==> flow/design.v <==
module PC(clk, Ins_addr,PC_load, PC_inc, PC_addr);
input clk, PC_load, PC_inc;
input [15:0] Ins_addr;  
output reg [15:0] PC_addr;  
reg [15:0] temp;
always@(posedge clk) begin
    if(PC_load == 0 && PC_inc == 0) begin
        temp <= temp;
        PC_addr <= temp;
    end
    else if(PC_load == 1 && PC_inc == 0) begin
        temp <= Ins_addr;
        PC_addr <= temp;
    end
    else if(PC_load == 0 && PC_inc == 1) begin
        temp = temp + 16'b0000000000000001;
        PC_addr <= temp;
    end
    else if(PC_load == 1 && PC_inc == 1) begin
        temp = 16'b0000000000000000;
        PC_addr <= temp;
    end
end
endmodule
# From RTL to reports: PC
# The steps from the RTL of PC to its reports follow in flow order.
# Line numbers count from 1 in the design file above.
# Operators: Yosys type, input widths -> output width; for muxes data width and select width s.
# Not given: n/a
[setup] top_module="PC" clock="clk" cell_library="sky130hd" pvt_corner="tt_025C_1v80"

# Word-level counts
# Counts by Yosys on the flattened word-level netlist (proc, flatten, opt, wreduce; memories kept). Register bits leave out memories and registers merged into their read ports (data or address). Print and check cells are left out. Cells with the same type and inputs are merged into one.
[classes] addsub=1 n_cmp=0 n_mul=0 n_shift=0 logic=3 eq_ne=0 reduce_and_logical=7 mux=5 div=0
[op_table] operator="$mux 16" count=5
[op_table] operator="$add 16x1->16 const B" count=1
[op_table] operator="$logic_and 1x1->1" count=4
[op_table] operator="$reduce_bool 4->1" count=1
[op_table] operator="$not 1->1" count=3
[op_table] operator="$reduce_bool 3->1" count=1
[op_table] operator="$reduce_and 2->1" count=1
[word_totals] mem_bits_ro=0 elab_cells=18 register_bits=32 clocked_rd_ports_x_width=0 output_inout_bits=16 ramBits=0 latch_bits=0 n_memories=0 input_bits=19

# Longest topological paths
# Depth = most cells in a row (Yosys ltp): at word level without a register or memory, in the mapped netlist without a sequential cell, where the memories' decode and read muxes count.
[logic_depth] ltp_word=5 ABC_AREA=0 mapped_depth=6 depth_no_buf=5

# Synthesis result
# Source: synth_stat.txt of the flow (Yosys; design flattened, memories mapped). It holds for the ABC_AREA given above (unset counts as 0); a run with the other value may have another netlist.
[by_type] cell_type="sky130_fd_sc_hd__edfxtp_1" count=32 type_area_um2=960.922
[by_type] cell_type="sky130_fd_sc_hd__o21ai_0" count=21 type_area_um2=105.101
[by_type] cell_type="sky130_fd_sc_hd__nand2_1" count=25 type_area_um2=93.84
[by_type] cell_type="sky130_fd_sc_hd__xnor2_1" count=8 type_area_um2=70.067
[by_type] cell_type="sky130_fd_sc_hd__a22o_1" count=5 type_area_um2=43.792
[by_type] cell_type="sky130_fd_sc_hd__nor2_1" count=11 type_area_um2=41.29
[by_type] cell_type="sky130_fd_sc_hd__nand3_1" count=8 type_area_um2=40.038
[by_type] cell_type="sky130_fd_sc_hd__nand4_1" count=5 type_area_um2=31.28
[by_type] cell_type="sky130_fd_sc_hd__clkbuf_1" count=8 type_area_um2=30.029
[by_type] cell_type="sky130_fd_sc_hd__mux2i_1" count=3 type_area_um2=30.029
[by_type] cell_type="sky130_fd_sc_hd__and3_1" count=4 type_area_um2=25.024
[by_type] cell_type="sky130_fd_sc_hd__nor4_1" count=4 type_area_um2=25.024
[by_type] cell_type="sky130_fd_sc_hd__buf_4" count=3 type_area_um2=22.522
[by_type] cell_type="sky130_fd_sc_hd__o31ai_1" count=3 type_area_um2=22.522
[by_type] cell_type="sky130_fd_sc_hd__or4_1" count=3 type_area_um2=22.522
[by_type] cell_type="sky130_fd_sc_hd__buf_2" count=4 type_area_um2=20.019
[by_type] cell_type="sky130_fd_sc_hd__nor3_1" count=4 type_area_um2=20.019
[by_type] cell_type="sky130_fd_sc_hd__nor2b_1" count=3 type_area_um2=18.768
# Not listed: further types 21, cells in them 26.
[synth_totals] seqArea_um2=960.9 cells=180 yosys_area_um2=1815.5 buf_cells=15 ffs=32

# Path before layout
# OpenSTA on the mapped netlist: ideal clock, no wires. The path of least setup slack (recovery checks aside). Input and output delay are each 20% of the period. Register names are those of the netlist, which keeps one name where synthesis merged equal registers.
[synth_path] kind="register to register" startpoint="register temp[8]" endpoint="register temp[15]" path_stages=7 t_arrival_ps=1689 clock_period_ps=2790 path_slack_ps=836 t_required_ps=2525 t_first_pin_ps=0 path_delay_ps=1954 n_path_buf=2 setup_ps=265 synth_period_reached_ps=1954
# "path_delay_ps" is the arrival time less input delay plus setup time.
# "path_stages" counts driving pins, that of a launching flip-flop among them; a cell with two outputs on the path counts twice.
# "synth_period_reached_ps" = period - worst setup slack (recovery checks aside). The figure is calculated, with input and output delays left at 20% of the set period.
# Between the ends stands the longest chain of elaborated cells between them, by number of cells; it is not shown to be the way that was timed. Of several equally long chains one is given.
# Each line given opens the expression or statement behind the cell; cells for indexed reads and writes are added by Yosys, which also makes memories of some case tables.
# A register here has more assigning lines than the two given.
[synth_via] cell_sequence="sky130_fd_sc_hd__edfxtp_1 sky130_fd_sc_hd__buf_2 sky130_fd_sc_hd__nand4_2 sky130_fd_sc_hd__or4_1 sky130_fd_sc_hd__buf_2 sky130_fd_sc_hd__and3_1 sky130_fd_sc_hd__or3_1" elab_chain_cells=3 cells_between=3 lines_between=3 classes_between="add/sub (1); mux (2)"
[synth_rtl] item="start: declaration" line_no=5 text="reg [15:0] temp;"
[synth_rtl] item="start: assignment" line_no=8 text="temp <= temp;"
[synth_rtl] item="start: assignment" line_no=12 text="temp <= Ins_addr;"
[synth_rtl] item="$add 16x1->16" line_no=16 text="temp = temp + 16'b0000000000000001;"
[synth_rtl] item="$mux 16" line_no=15 text="else if(PC_load == 0 && PC_inc == 1) begin"
[synth_rtl] item="$mux 16" line_no=11 text="else if(PC_load == 1 && PC_inc == 0) begin"
[synth_rtl] item="end: assignment" line_no=8
[synth_rtl] item="end: assignment" line_no=12
[synth_rtl] item="end: declaration" line_no=5

# Worst path after layout
# From the final timing report of flow run A: the path of least setup slack in the routed layout; clock arrival at registers is part of the times.
# The report prints the path's times to 10 ps; the period is as set.
[layout_path] kind="register to register" startpoint="register temp[0]" endpoint="register PC_addr[12]" path_slack_ps=110 n_path_buf=0 t_first_pin_ps=330 path_stages=6 setup_ps=120 clock_period_ps=2060 t_arrival_ps=2170 t_required_ps=2280
# Between the ends stands the longest chain of elaborated cells between them, by number of cells; it is not shown to be the way that was timed. Of several equally long chains one is given.
# A register here has more assigning lines than the two given.
[layout_via] cell_sequence="sky130_fd_sc_hd__edfxtp_1 sky130_fd_sc_hd__ha_1 sky130_fd_sc_hd__nand3_1 sky130_fd_sc_hd__or4_4 sky130_fd_sc_hd__or3_1 sky130_fd_sc_hd__nand3_1" elab_chain_cells=4 cells_between=4 lines_between=4 classes_between="add/sub (1); mux (3)"
[layout_rtl] item="start: declaration" line_no=5 text="reg [15:0] temp;"
[layout_rtl] item="start: assignment" line_no=8 text="temp <= temp;"
[layout_rtl] item="start: assignment" line_no=12 text="temp <= Ins_addr;"
[layout_rtl] item="$add 16x1->16" line_no=16 text="temp = temp + 16'b0000000000000001;"
[layout_rtl] item="$mux 16" line_no=15 text="else if(PC_load == 0 && PC_inc == 1) begin"
[layout_rtl] item="$mux 16" line_no=11 text="else if(PC_load == 1 && PC_inc == 0) begin"
[layout_rtl] item="$mux 16" line_no=7 text="if(PC_load == 0 && PC_inc == 0) begin"
[layout_rtl] item="end: assignment" line_no=9 text="PC_addr <= temp;"
[layout_rtl] item="end: assignment" line_no=13 text="PC_addr <= temp;"
[layout_rtl] item="end: declaration" line_no=4 text="output reg [15:0] PC_addr;"

Memo
Re: implementation data of PC

Top module PC; platform sky130hd; tools Yosys and OpenROAD; 2 stored runs in no particular order. Input and output delays are each 20% of the period that was set; the output load is 0.01 pF.
"power": no workload was simulated; the value follows from the tool's default switching activity.
[flow run A] settings: period_ns=2.06, CORE_UTILIZATION=56, CAP_MARGIN=20, CORE_MARGIN=2, SLEW_MARGIN=20
[flow run A] result: chip area after synthesis (Yosys) 1815.5 sq um, die area 3713.7 sq um, standard-cell area of the final layout 2447.3 sq um, worst setup slack after layout 110 ps, total negative slack 0 ps, worst hold slack 636 ps, power 1478 µW
[flow run B] settings: period_ns=1.31, CORE_UTILIZATION=72, PLACE_DENSITY_LB_ADDON=0.05, CORE_ASPECT_RATIO=0.92, CELL_PAD_IN_SITES_DETAIL_PLACEMENT=1, CTS_CLUSTER_DIAMETER=102, CAP_MARGIN=20, CORE_MARGIN=2, SLEW_MARGIN=20
[flow run B] result: did not finish, placement stopped with FLW-0024
