==> flow/design.v <==
module InsROM(clk, ROM_addr, ROM_addr_out, ROM_InsSet_out);
input clk;
input [15:0] ROM_addr;
output reg [15:0] ROM_addr_out;
reg [15:0] ROM_InsSet;
reg [15:0] temp;
output reg [15:0] ROM_InsSet_out;
initial begin
    temp = 16'b0000000000000000;
end
always@(posedge clk) begin
    temp <= ROM_addr;
    case(temp)
    16'b0000000000000000: ROM_InsSet = 16'b0001101101011100; 
    16'b0000000000000001: ROM_InsSet = 16'b0110110001011000;  
    16'b0000000000000010: ROM_InsSet = 16'b1000010110100001;  
    16'b0000000000000011: ROM_InsSet = 16'b1010110111001100;  
    16'b0000000000000100: ROM_InsSet = 16'b1000010001001001;  
    16'b0000000000000101: ROM_InsSet = 16'b0001000000010101;  
    16'b0000000000000110: ROM_InsSet = 16'b0001001000011101;  
    16'b0000000000000111: ROM_InsSet = 16'b0001100101011010;  
    16'b0000000000001000: ROM_InsSet = 16'b0001010010000110;  
endcase
    ROM_addr_out <= temp;
    ROM_InsSet_out <= ROM_InsSet;
end
endmodule
-- Reports on InsROM
What the tools print for InsROM, step after step.
Lines are those of the file above, counted from 1.
The mark n/a stands for no value.
- top module: InsROM
- clock input: clk
- standard-cell library: sky130hd
- timing corner: tt_025C_1v80

-- After elaboration
Yosys after proc, flatten, opt, wreduce and memory -nomap, before mapping. Memory bits, and registers merged into a memory's read port (data or address), are not among the register bits. Print and check cells are not counted. Equal cells are merged and count once.
- bits in registers: 48
- noted bits in latches: 0
- RAM bits at 0
- noted bits in read-only memories: 0
- noted word width x clocked read ports: 0
- noted memory cells: 0
- noted input port bits: 17
- word-level cells at 14
- add/subtract/negate cells: 0
- $mul at 0
- divide/modulo/power cells: 0
- noted magnitude comparators: 0
- noted eq/ne operators: 8
- noted shift operators: 0
- muxes and demuxes at 1
- noted bitwise logic cells: 0
- noted reduce/logical cells: 2
- operators by type and width (cell ; count):
    16-bit case mux with 9-bit select ; 1
    16-bit by 3-bit == test with 1-bit output with constant B ; 4
    16-bit by 2-bit == test with 1-bit output with constant B ; 2
    16-bit by 1-bit == test with 1-bit output with constant B ; 1
    16-bit by 4-bit == test with 1-bit output with constant B ; 1
    16-bit zero test ; 1
    9-bit nonzero test ; 1

-- Logic depth
Yosys ltp: most cells in a row. Word level: on the elaborated netlist, between registers, memories and ports. Mapped: between sequential cells and ports; inverters and the memories' decode and read muxes count.
- word-level depth at 2
- ABC_AREA: 0
- gate-level depth with buffers: 4

-- Mapped cells and area
Yosys stat after the flow's synthesis: flattened, memories mapped to cells. It holds for the ABC_AREA given above (unset counts as 0); a run with the other value may have another netlist.
The area totals of this step are shown rounded.
- noted mapped cells: 100
- noted mapped area: 1500 µm²
- sequential area at 1100 µm²
- flip-flop cells: 48
- buffer cells at 5
- cells by type (cell ; count ; total area (µm²)):
    sky130_fd_sc_hd__dfxtp_1 ; 32 ; 640.614
    sky130_fd_sc_hd__edfxtp_1 ; 16 ; 480.461
    sky130_fd_sc_hd__buf_4 ; 3 ; 22.522
    sky130_fd_sc_hd__buf_6 ; 2 ; 22.522
    sky130_fd_sc_hd__mux2i_1 ; 2 ; 20.019
    sky130_fd_sc_hd__o21ai_0 ; 4 ; 20.019
    sky130_fd_sc_hd__nor4_1 ; 3 ; 18.768
    sky130_fd_sc_hd__o21ai_2 ; 2 ; 17.517
    sky130_fd_sc_hd__xnor2_1 ; 2 ; 17.517
    sky130_fd_sc_hd__a21oi_1 ; 3 ; 15.014
    sky130_fd_sc_hd__nand3b_1 ; 2 ; 15.014
    sky130_fd_sc_hd__nor2_1 ; 4 ; 15.014
    sky130_fd_sc_hd__or2b_1 ; 2 ; 15.014
    sky130_fd_sc_hd__or4b_4 ; 1 ; 13.763
    sky130_fd_sc_hd__and3_1 ; 2 ; 12.512
    sky130_fd_sc_hd__nor4_2 ; 1 ; 12.512
    sky130_fd_sc_hd__nand3_1 ; 2 ; 10.01
    sky130_fd_sc_hd__o21ai_1 ; 2 ; 10.01
Other cell types: 15; their cells: 15.

-- Path before layout
OpenSTA on the mapped netlist: ideal clock, no wires. The path of least setup slack (recovery checks aside). Input and output delay are each 20% of the period. Register names are those of the netlist, which keeps one name where synthesis merged equal registers.
- path kind: register to register
- start point: register temp[6]
- end point: register ROM_InsSet_out[0]
- noted period: 2110 ps
- launch time at the first pin at 0 ps
- data arrival time at 1713 ps
- noted setup slack: 3 ps
- path delay: 2107 ps
- stages on the path at 4
- buffers on the path: 0
- synthesis period reached: 2107 ps
"path delay" is the arrival time less input delay plus setup time.
"stages on the path" counts driving pins, that of a launching flip-flop among them; a cell with two outputs on the path counts twice.
"synthesis period reached" = period - worst setup slack (recovery checks aside). The figure is calculated, with input and output delays left at 20% of the set period.
Between the ends stands the longest chain of elaborated cells between them, by number of cells; it is not shown to be the way that was timed. Of several equally long chains one is given.
A line is the first line of the expression or statement that the cell stems from. Yosys adds cells for indexed reads and writes and turns some case tables into memories.
Only ways into the end's enable, where the timed path ends, are counted here.
- cells stage by stage: sky130_fd_sc_hd__dfxtp_1 > sky130_fd_sc_hd__nor4_1 > sky130_fd_sc_hd__nand3_1 > sky130_fd_sc_hd__a21oi_1
- cells in the longest elaborated chain: 2
- elaborated cells between the ends (all ways) at 10
- noted RTL lines with such cells: 1
- classes of those cells: eq/ne: 8; reduce/logical: 2
- ends and longest elaborated chain, post-synthesis (what ; line ; source):
    from (decl) ; 6 ; reg [15:0] temp;
    from (assign) ; 12 ; temp <= ROM_addr;
    16-bit by 4-bit == test with 1-bit output ; 13 ; case(temp)
    9-bit nonzero test ; n/a ;
    to (assign) ; 25 ; ROM_InsSet_out <= ROM_InsSet;
    to (decl) ; 7 ; output reg [15:0] ROM_InsSet_out;

-- Worst path after layout
Path of least setup slack in the final report of job 1 (OpenROAD, finished layout, wires in). Where an end is a register, its clock arrival counts in the times.
The path's times are printed in steps of 10 ps; the period is the one set.
- path kind: register to output
- start point: register ROM_addr_out[5]
- end point: output port ROM_addr_out[5]
- noted period: 1580 ps
- external output delay at 320 ps
- launch time at the first pin at 300 ps
- data arrival time at 1180 ps
- noted setup slack: 80 ps
- stages on the path at 2
- buffers on the path: 1
- cells stage by stage: sky130_fd_sc_hd__dfxtp_1 > sky130_fd_sc_hd__clkdlybuf4s50_1
- cells in the longest elaborated chain: 0
- elaborated cells between the ends (all ways) at 0
- noted RTL lines with such cells: 0
- ends and longest elaborated chain, post-layout (what ; line ; source):
    from (decl) ; 4 ; output reg [15:0] ROM_addr_out;
    from (assign) ; 24 ; ROM_addr_out <= temp;
    to (decl) ; 4 ;

==> results <==
Below are 2 stored runs of the flow (Yosys, OpenROAD; platform sky130hd) on InsROM, each with its settings and what was measured, unordered. Constraints: input delay and output delay 20% of the set period each, output load 0.01 pF.
"critical setup path time": the worst setup path's part of the clock period (all of it between registers, 20% less for each end at a port) less its slack. A launch clock that arrives late makes it longer, a capture clock that arrives late makes it shorter.
"critical setup path time" is known to 10 ps.
Measured values are rounded.

Job 1

==> flow/run.sh <==
#!/bin/bash
# the make line also repeats the synthesis and layout settings of config.mk as NAME=value (left out here)
make -C /OpenROAD-flow-scripts/flow DESIGN_CONFIG=/design/flow/config.mk WORK_HOME=/design/flow/orfs CLKGATE_MAP_FILE= finish
==> flow/config.mk <==
export PLATFORM = sky130hd
export DESIGN_NAME = InsROM
export DESIGN_NICKNAME = InsROM
export VERILOG_FILES = /design/flow/design.v
export SDC_FILE = /design/flow/constraint.sdc
export NUM_CORES = 4
export LEC_CHECK = 0
export CAP_MARGIN = 20
export CORE_MARGIN = 2
export CORE_UTILIZATION = 40
export SLEW_MARGIN = 20
==> flow/constraint.sdc <==
create_clock -name core_clock -period 1.58 [get_ports {clk}]
set_input_delay 0.3160 -clock core_clock [delete_from_list [all_inputs] [get_ports {clk}]]
set_output_delay 0.3160 -clock core_clock [all_outputs]
set_load 0.01 [all_outputs]

Measured in job 1:
- chip area after synthesis (Yosys) at 1500 µm²
- die footprint: 4200 µm²
- standard-cell area after layout at 2200 µm²
- final utilization: 61 %
- setup slack of the worst path: 85 ps
- total negative slack on setup checks: 0 ps
- worst hold slack in the final report at 360 ps
- critical setup path time: 1180 ps
- critical path kind: register to output

Job 2

==> flow/run.sh <==
#!/bin/bash
# the make line also repeats the synthesis and layout settings of config.mk as NAME=value (left out here)
make -C /OpenROAD-flow-scripts/flow DESIGN_CONFIG=/design/flow/config.mk WORK_HOME=/design/flow/orfs CLKGATE_MAP_FILE= finish
==> flow/config.mk <==
export PLATFORM = sky130hd
export DESIGN_NAME = InsROM
export DESIGN_NICKNAME = InsROM
export VERILOG_FILES = /design/flow/design.v
export SDC_FILE = /design/flow/constraint.sdc
export NUM_CORES = 4
export LEC_CHECK = 0
export CAP_MARGIN = 5
export CELL_PAD_IN_SITES_DETAIL_PLACEMENT = 0
export CORE_ASPECT_RATIO = 0.77
export CORE_MARGIN = 2
export CORE_UTILIZATION = 24
export CTS_CLUSTER_SIZE = 42
export MIN_ROUTING_LAYER = met2
export PLACE_DENSITY_LB_ADDON = 0.17
export SLEW_MARGIN = 20
==> flow/constraint.sdc <==
create_clock -name core_clock -period 1.53 [get_ports {clk}]
set_input_delay 0.3060 -clock core_clock [delete_from_list [all_inputs] [get_ports {clk}]]
set_output_delay 0.3060 -clock core_clock [all_outputs]
set_load 0.01 [all_outputs]

Measured in job 2:
- chip area after synthesis (Yosys) at 1500 µm²
- die footprint: 6800 µm²
- standard-cell area after layout at 2300 µm²
- final utilization: 39 %
- setup slack of the worst path: 35 ps
- total negative slack on setup checks: 0 ps
- worst hold slack in the final report at 360 ps
- critical setup path time: 1500 ps
- critical path kind: register to register
